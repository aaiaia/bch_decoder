==> flow/design.v <==
module  clk_cycle_confirm
(
    clk,
    in_Srst,
    in_en,
    in_start,
    out_clk_cycle,
    out_clk_cnt
);
    parameter   CLK_CNT = 10'd1023;
    parameter   CNT_LEN = 10;
    input   clk;
    input   in_Srst;
    input   in_en;
    input   in_start;
    output  [CNT_LEN - 1 : 0]   out_clk_cycle;
    output  [CNT_LEN - 1 : 0]   out_clk_cnt;
    reg     [CNT_LEN - 1 : 0]   cal_clk_cycle;
    reg     [CNT_LEN - 1 : 0]   cal_clk_cnt;
    always@(posedge clk) begin
        if(in_Srst) cal_clk_cnt <= {(CNT_LEN){1'b0}};
        else begin
            if(in_en) begin
                if(in_start)                    cal_clk_cnt <= {{(CNT_LEN - 1){1'b0}}, 1'b1};
                else if(cal_clk_cnt == 0)       cal_clk_cnt <= 0;
                else if(cal_clk_cnt == CLK_CNT) cal_clk_cnt <= {{(CNT_LEN - 1){1'b0}}, 1'b1};
                else                            cal_clk_cnt <= cal_clk_cnt + 1;
            end
            else                                cal_clk_cnt <= cal_clk_cnt;
        end
    end
    always@(posedge clk) begin
        if(in_Srst) cal_clk_cycle <= {(CNT_LEN){1'b0}};
        else begin
            if(in_en) begin
                if(cal_clk_cnt == CLK_CNT)  cal_clk_cycle <= cal_clk_cycle + 1;
                else                        cal_clk_cycle <= cal_clk_cycle;
            end
        end
    end
    assign out_clk_cycle = cal_clk_cycle;
    assign out_clk_cnt = cal_clk_cnt;
endmodule
## From RTL to reports: clk_cycle_confirm

Tool output for the design above, in the order of the flow.
Lines are those of the file above, counted from 1.
Operators: Yosys type, input widths -> output width; for muxes data width and select width s.
Cell names lack the library's common part.
The mark n/a stands for no value.

- Top: clk_cycle_confirm
- Clock: clk
- Library: sky130hd
- Timing corner: tt_025C_1v80

## Elaborated design

Yosys after proc, flatten, opt, wreduce and memory -nomap, before mapping. Enables and synchronous resets that opt folds into registers are not counted as muxes. Memory bits, and registers merged into a memory's read port (data or address), are not among the register bits. Print and check cells are not counted. Equal cells are merged and count once.

- Reductions and logical operators: 2
- Multiplexer cells: 3
- Eq/ne operators: 1
- $add $sub $neg: 2

Operators with widths:

| kind | number |
|---|---|
| $mux 10 | 3 |
| $add 10x1->10 const B | 2 |
| $eq 10x10->1 const B | 1 |
| $logic_not 10->1 | 1 |
| $reduce_and 2->1 | 1 |

- Elaborated cells: 10
- Bits in registers: 20
- Bits of input ports: 4

## Depth

Depth = most cells in a row (Yosys ltp): at word level without a register or memory, in the mapped netlist without a sequential cell, where the memories' decode and read muxes count.

- Depth in word-level cells: 4
- ABC_AREA: 0
- Mapped depth: 6
- Gate-level depth less buffers: 6

## Synthesis result

The flow's flattened synthesis, as Yosys stat reports it; memories are mapped. The netlist is that of the ABC_AREA named above (0 if unset); the other value can give another one.
Totals and module areas in this step are rounded.

Cell types:

| type | number | total area (um^2) |
|---|---|---|
| dfxtp_1 | 20 | 400.384 |
| a21oi_1 | 9 | 45.043 |
| nand3_1 | 9 | 45.043 |
| o21ai_0 | 8 | 40.038 |
| ha_1 | 3 | 37.536 |
| nand4_1 | 5 | 31.28 |
| or3_1 | 5 | 31.28 |
| nand2_1 | 8 | 30.029 |
| or4_2 | 3 | 26.275 |
| nor2_1 | 6 | 22.522 |
| a31oi_1 | 3 | 18.768 |
| inv_1 | 5 | 18.768 |
| a22o_1 | 2 | 17.517 |
| a31o_2 | 2 | 17.517 |
| nand3_4 | 1 | 17.517 |
| o41ai_1 | 2 | 17.517 |
| xor2_1 | 2 | 17.517 |
| nor3_1 | 3 | 15.014 |

Other cell types: 22; their cells: 28.

- Sequential part of the area: 400 um^2
- Cell count: 124
- Flip-flop cells: 20
- Synthesis area: 1100 um^2
- Buffers: 2

## Path before layout

Path of least setup slack by OpenSTA after synthesis, without wires, with an ideal clock, recovery checks aside; 20% of the period is set as input and as output delay. Where synthesis merged equal registers, the netlist keeps one of their names.

- Path kind: reg-to-reg
- From: reg cal_clk_cnt[1]
- To: reg cal_clk_cycle[9]
- Setup slack: 0.051 ns
- Setup time: 0.071 ns
- Path buffers: 1
- Arrival: 2.058 ns
- Stages: 7
- Path delay: 2.129 ns
- Period: 2.18 ns
- Synthesis period reached: 2.129 ns

"path delay" = arrival - input delay + setup time.
"stages" counts driving pins, that of a launching flip-flop among them; a cell with two outputs on the path counts twice.
"synthesis period reached" = period - worst setup slack (recovery checks aside). The figure is calculated, with input and output delays left at 20% of the set period.
The rows between start and end are the longest chain of elaborated cells between them; the timing report does not say that the signal goes this way. Where chains are equally long, one stands for them.
Each line given opens the expression or statement behind the cell; cells for indexed reads and writes are added by Yosys, which also makes memories of some case tables.
A register here has more assigning lines than the two given.

- Cell sequence: dfxtp_1 -> ha_1 -> nand3_4 -> or4_1 -> clkbuf_2 -> or4_1 -> a21oi_1
- Length of the longest elaborated chain: 2
- Elaborated cells on any way between the ends: 2
- Classes of those cells: eq/ne: 1; reduce/logical: 1

RTL lines, path after synthesis:

| element | line | text |
|---|---|---|
| start, declared | 19 | `reg     [CNT_LEN - 1 : 0]   cal_clk_cnt;` |
| start, assigned | 24 | `if(in_start)                    cal_clk_cnt <= {{(CNT_LEN - 1){1'b0}}, 1'b1};` |
| start, assigned | 26 | `else if(cal_clk_cnt == CLK_CNT) cal_clk_cnt <= {{(CNT_LEN - 1){1'b0}}, 1'b1};` |
| $eq 10x10->1 | 36 | `if(cal_clk_cnt == CLK_CNT)  cal_clk_cycle <= cal_clk_cycle + 1;` |
| $reduce_and 2->1 | n/a |  |
| end, assigned | 36 |  |
| end, assigned | 37 | `else                        cal_clk_cycle <= cal_clk_cycle;` |
| end, declared | 18 | `reg     [CNT_LEN - 1 : 0]   cal_clk_cycle;` |

## Path in the finished layout

Path of least setup slack in the final report of stored run 2 (OpenROAD, finished layout, wires in). Where an end is a register, its clock arrival counts in the times.

- Path kind: input-to-reg
- From: in in_en
- To: reg cal_clk_cycle[9]
- External input delay: 0.91 ns
- Period: 4.57 ns
- Path buffers: 1
- Arrival: 3.02 ns
- Setup slack: 1.78 ns
- Stages: 5
- Setup time: 0.07 ns

The rows between start and end are the longest chain of elaborated cells between them; the timing report does not say that the signal goes this way. Where chains are equally long, one stands for them.
A register here has more assigning lines than the two given.

- Cell sequence: clkdlybuf4s50_1 -> inv_1 -> or4_1 -> or4_1 -> a21oi_1
- Length of the longest elaborated chain: 1
- Elaborated cells on any way between the ends: 1
- Classes of those cells: reduce/logical: 1

RTL lines, path after layout:

| element | line | text |
|---|---|---|
| start, declared | 14 | `input   in_en;` |
| $reduce_and 2->1 | n/a |  |
| end, assigned | 36 | `if(cal_clk_cnt == CLK_CNT)  cal_clk_cycle <= cal_clk_cycle + 1;` |
| end, assigned | 37 | `else                        cal_clk_cycle <= cal_clk_cycle;` |
| end, declared | 18 | `reg     [CNT_LEN - 1 : 0]   cal_clk_cycle;` |

Lab notebook: clk_cycle_confirm

Settings and measured results of 2 stored flow runs for module clk_cycle_confirm (sky130hd), not sorted in any way. The constraints put input and output delay at 20% of the set period each and load the outputs with 0.01 pF.
"reached clock period" is the run's clock period less its worst setup slack. It is reckoned from that one timing run; input and output delays stay at 20% of the period that was set.
"time on the worst setup path": the worst setup path's part of the clock period (all of it between registers, 20% less for each end at a port) less its slack. A launch clock that arrives late makes it longer, a capture clock that arrives late makes it shorter.
"power consumption" rests on the timing tool's default activity at the inputs, not on a simulated workload.
The results are shown rounded.

### Stored run 1

Settings: `period_ns=1.59`, `CORE_UTILIZATION=62`, `SETUP_SLACK_MARGIN=0.29`, `PLACE_DENSITY=0.53`, `ABC_AREA=0`, `GPL_TIMING_DRIVEN=0`, `CTS_CLUSTER_SIZE=80`, `CTS_CLUSTER_DIAMETER=24`, `SLEW_MARGIN=15`, `CAP_MARGIN=20`, `CORE_MARGIN=2`

Did not finish, placement stopped with GPL-0301.

### Stored run 2

Settings: `period_ns=4.57`, `CORE_UTILIZATION=36`, `SETUP_SLACK_MARGIN=-0.07`, `PLACE_DENSITY_LB_ADDON=0.25`, `CORE_MARGIN=2`, `GPL_ROUTABILITY_DRIVEN=1`, `CAP_MARGIN=30`, `MAX_ROUTING_LAYER=met5`, `SLEW_MARGIN=20`

- Standard-cell area after layout: 1300 um^2
- Utilization in the final report: 48%
- Reached clock period: 2.786 ns
- Power consumption: 280 uW
- Total negative slack: 0.000 ns
- Cell area after synthesis: 1100 um^2
- Full die area: 3400 um^2
- Setup slack of the critical path: 1.8 ns
- Time on the worst setup path: 1.87 ns
- Worst setup path kind: input-to-reg
- Worst hold slack: 0.49 ns
